==> flow/design.v <==
module pe #(
    parameter data_size = 8
    ) (
    input wire clk,
    inout wire reset,
    input wire [data_size - 1 : 0] in_a,
    input wire [data_size - 1 : 0] in_b,
    input wire [data_size - 1 : 0] in_c,
    output reg [data_size - 1 : 0] out_a,
    output reg [data_size - 1 : 0] out_b,
    output reg [data_size - 1 : 0] out_c
    );
    always @(posedge clk) begin
        if (reset) begin
            out_a = 0;
            out_b = 0;
            out_c = 0;
        end else begin
            out_c = in_c + (in_a * in_b);
            out_a = in_a;
            out_b = in_b;
        end
    end
endmodule
==> Reports on pe <==
What the tools print for pe, step after step.
Lines are those of the file above, counted from 1.
Operators carry their Yosys type and port widths (W data, S select, Z words).
Cell names lack the library's common part.
{ "design": {"top": "pe", "clock": "clk", "cell_library": "sky130hd", "pvt_corner": "tt_025C_1v80"} }

==> Word level <==
Source: Yosys, flattened and elaborated, memories not mapped. Widths are those after wreduce; folded enables and synchronous resets count as part of the registers. Registers that Yosys merges into a memory's read port (data or address) are not register bits. Print and check cells do not count. Equal cells are merged and count once.
{ "bits": {"input_bits": 25, "register_bits": 24, "rom_bits": 0, "latchBits": 0, "ram_bits": 0, "output_inout_bits": 25, "clocked_rd_ports_x_width": 0, "mem_count": 0} }
{ "classes": {"mul": 1, "compare": 0, "logic": 0, "n_shift": 0, "mux": 0, "n_eq": 0, "addsub": 1, "n_div": 0, "n_reduce_logical": 0} }
{ "ops": {"columns": ["cell", "n"], "rows": [
  ["$mul A8 B8 Y8", 1],
  ["$add A8 B8 Y8", 1]
]} }

==> Depth <==
Longest topological path by Yosys (ltp), each cell counted once; first at word level (registers and memories cut), then after technology mapping (sequential cells cut; the memories' decode and read muxes count).
{ "logic_depth": {"word_depth": 2, "ABC_AREA": 0, "depth_mapped": 15, "ltp_nobuf": 15} }

==> Mapped cells and area <==
The flow's flattened synthesis, as Yosys stat reports it; memories are mapped. The netlist is that of the ABC_AREA named above (0 if unset); the other value can give another one.
{ "by_type": {"columns": ["type", "n", "type_area_um2"], "rows": [
  ["dfxtp_1", 24, 480.461],
  ["fa_1", 18, 360.346],
  ["ha_1", 17, 212.704],
  ["nor2b_1", 20, 125.12],
  ["inv_1", 33, 123.869],
  ["xnor2_1", 12, 105.101],
  ["and2_1", 12, 75.072],
  ["nand2_1", 20, 75.072],
  ["xor2_1", 4, 35.034],
  ["xnor2_2", 2, 32.531],
  ["a21o_1", 2, 15.014],
  ["and2_2", 2, 15.014],
  ["nor2_1", 4, 15.014],
  ["nand2_2", 2, 12.512],
  ["a21oi_2", 1, 8.758],
  ["clkbuf_1", 2, 7.507],
  ["a21oi_1", 1, 5.005]
]} }
{ "mapped": {"seqArea_um2": 480.5, "stdcells": 176, "synth_area_um2": 1704.1, "ffs": 24} }

==> Path before layout <==
OpenSTA on the mapped netlist: ideal clock, no wires. The path of least setup slack (recovery checks aside). Input and output delay are each 20% of the period. Register names are those of the netlist, which keeps one name where synthesis merged equal registers.
{ "synth_timing": {"kind": "input to register", "from": "input port in_c[6]", "to": "register out_c[7]", "t_required_ns": 3.622, "period_ns": 3.75, "setup_time_ns": 0.128, "arrival_time_ns": 3.698, "path_delay_ns": 3.076, "path_stages": 13, "t_first_pin_ns": 0.750, "path_slack_ns": -0.075, "input_delay_ns": 0.750, "period_less_setup_slack_ns": 3.825} }
"path_delay_ns" = arrival - input delay + setup time.
"path_stages": output pins that drive a net of the path, with the launching flip-flop's if there is one; two outputs of one cell count as two.
"period_less_setup_slack_ns" = period - worst setup slack (recovery checks aside). The figure is calculated, with input and output delays left at 20% of the set period.
The rows between start and end are the longest chain of elaborated cells between them; the timing report does not say that the signal goes this way. Where chains are equally long, one stands for them.
A line is the first line of the expression or statement that the cell stems from. Yosys adds cells for indexed reads and writes and turns some case tables into memories.
{ "synth_via": {"path_cell_list": "inv_1 fa_1 inv_1 fa_1 inv_1 fa_1 fa_1 inv_1 ha_1 a21oi_2 xnor2_2 xnor2_1 nor2_1", "elab_chain_cells": 1, "cone_cells": 1, "cone_lines": 1, "classes_between": "1 x add/sub"} }
{ "synth_rtl": {"columns": ["element", "line", "rtl"], "rows": [
  ["from (decl)", 8, "input wire [data_size - 1 : 0] in_c,"],
  ["$add A8 B8 Y8", 19, "out_c = in_c + (in_a * in_b);"],
  ["to (assign)", 17, "out_c = 0;"],
  ["to (assign)", 19, null],
  ["to (decl)", 11, "output reg [data_size - 1 : 0] out_c"]
]} }

Hand-over note for pe

Stored flow runs of pe (2 of them; Yosys, OpenROAD, sky130hd). They differ in their settings and are not a sequence. Constraints: input delay and output delay 20% of the set period each, output load 0.01 pF.

Flow run 1
==> flow/run.sh <==
#!/bin/bash
# the make line also repeats the synthesis and layout settings of config.mk as NAME=value (left out here)
make -C /OpenROAD-flow-scripts/flow DESIGN_CONFIG=/design/flow/config.mk WORK_HOME=/design/flow/orfs CLKGATE_MAP_FILE= finish
==> flow/config.mk <==
export PLATFORM = sky130hd
export DESIGN_NAME = pe
export DESIGN_NICKNAME = pe
export VERILOG_FILES = /design/flow/design.v
export SDC_FILE = /design/flow/constraint.sdc
export NUM_CORES = 4
export LEC_CHECK = 0
export CAP_MARGIN = 20
export CELL_PAD_IN_SITES_DETAIL_PLACEMENT = 2
export CELL_PAD_IN_SITES_GLOBAL_PLACEMENT = 0
export CORE_MARGIN = 9
export CORE_UTILIZATION = 16
export CTS_CLUSTER_SIZE = 28
export GPL_TIMING_DRIVEN = 1
export MIN_ROUTING_LAYER = met2
export PLACE_DENSITY_LB_ADDON = 0.03
export SLEW_MARGIN = 20
export TNS_END_PERCENT = 100
==> flow/constraint.sdc <==
create_clock -name core_clock -period 5.44 [get_ports {clk}]
set_input_delay 1.0880 -clock core_clock [delete_from_list [all_inputs] [get_ports {clk}]]
set_output_delay 1.0880 -clock core_clock [all_outputs]
set_load 0.01 [all_outputs]

==> results of flow run 1, as JSON <==
{
  "outcome": "no results, routing failed with RSZ-0074"
}

Flow run 2
==> flow/run.sh <==
#!/bin/bash
# the make line also repeats the synthesis and layout settings of config.mk as NAME=value (left out here)
make -C /OpenROAD-flow-scripts/flow DESIGN_CONFIG=/design/flow/config.mk WORK_HOME=/design/flow/orfs CLKGATE_MAP_FILE= finish
==> flow/config.mk <==
export PLATFORM = sky130hd
export DESIGN_NAME = pe
export DESIGN_NICKNAME = pe
export VERILOG_FILES = /design/flow/design.v
export SDC_FILE = /design/flow/constraint.sdc
export NUM_CORES = 4
export LEC_CHECK = 0
export ABC_AREA = 0
export CAP_MARGIN = 20
export CELL_PAD_IN_SITES_DETAIL_PLACEMENT = 1
export CELL_PAD_IN_SITES_GLOBAL_PLACEMENT = 2
export CORE_MARGIN = 7
export CORE_UTILIZATION = 50
export GPL_ROUTABILITY_DRIVEN = 0
export HOLD_SLACK_MARGIN = 0.09
export MAX_ROUTING_LAYER = met4
export PLACE_DENSITY_LB_ADDON = 0.12
export SETUP_SLACK_MARGIN = 0.76
export SLEW_MARGIN = 20
==> flow/constraint.sdc <==
create_clock -name core_clock -period 6.41 [get_ports {clk}]
set_input_delay 1.2820 -clock core_clock [delete_from_list [all_inputs] [get_ports {clk}]]
set_output_delay 1.2820 -clock core_clock [all_outputs]
set_load 0.01 [all_outputs]

==> results of flow run 2, as JSON <==
{
  "outcome": "no results, placement failed with FLW-0024"
}

End of note.
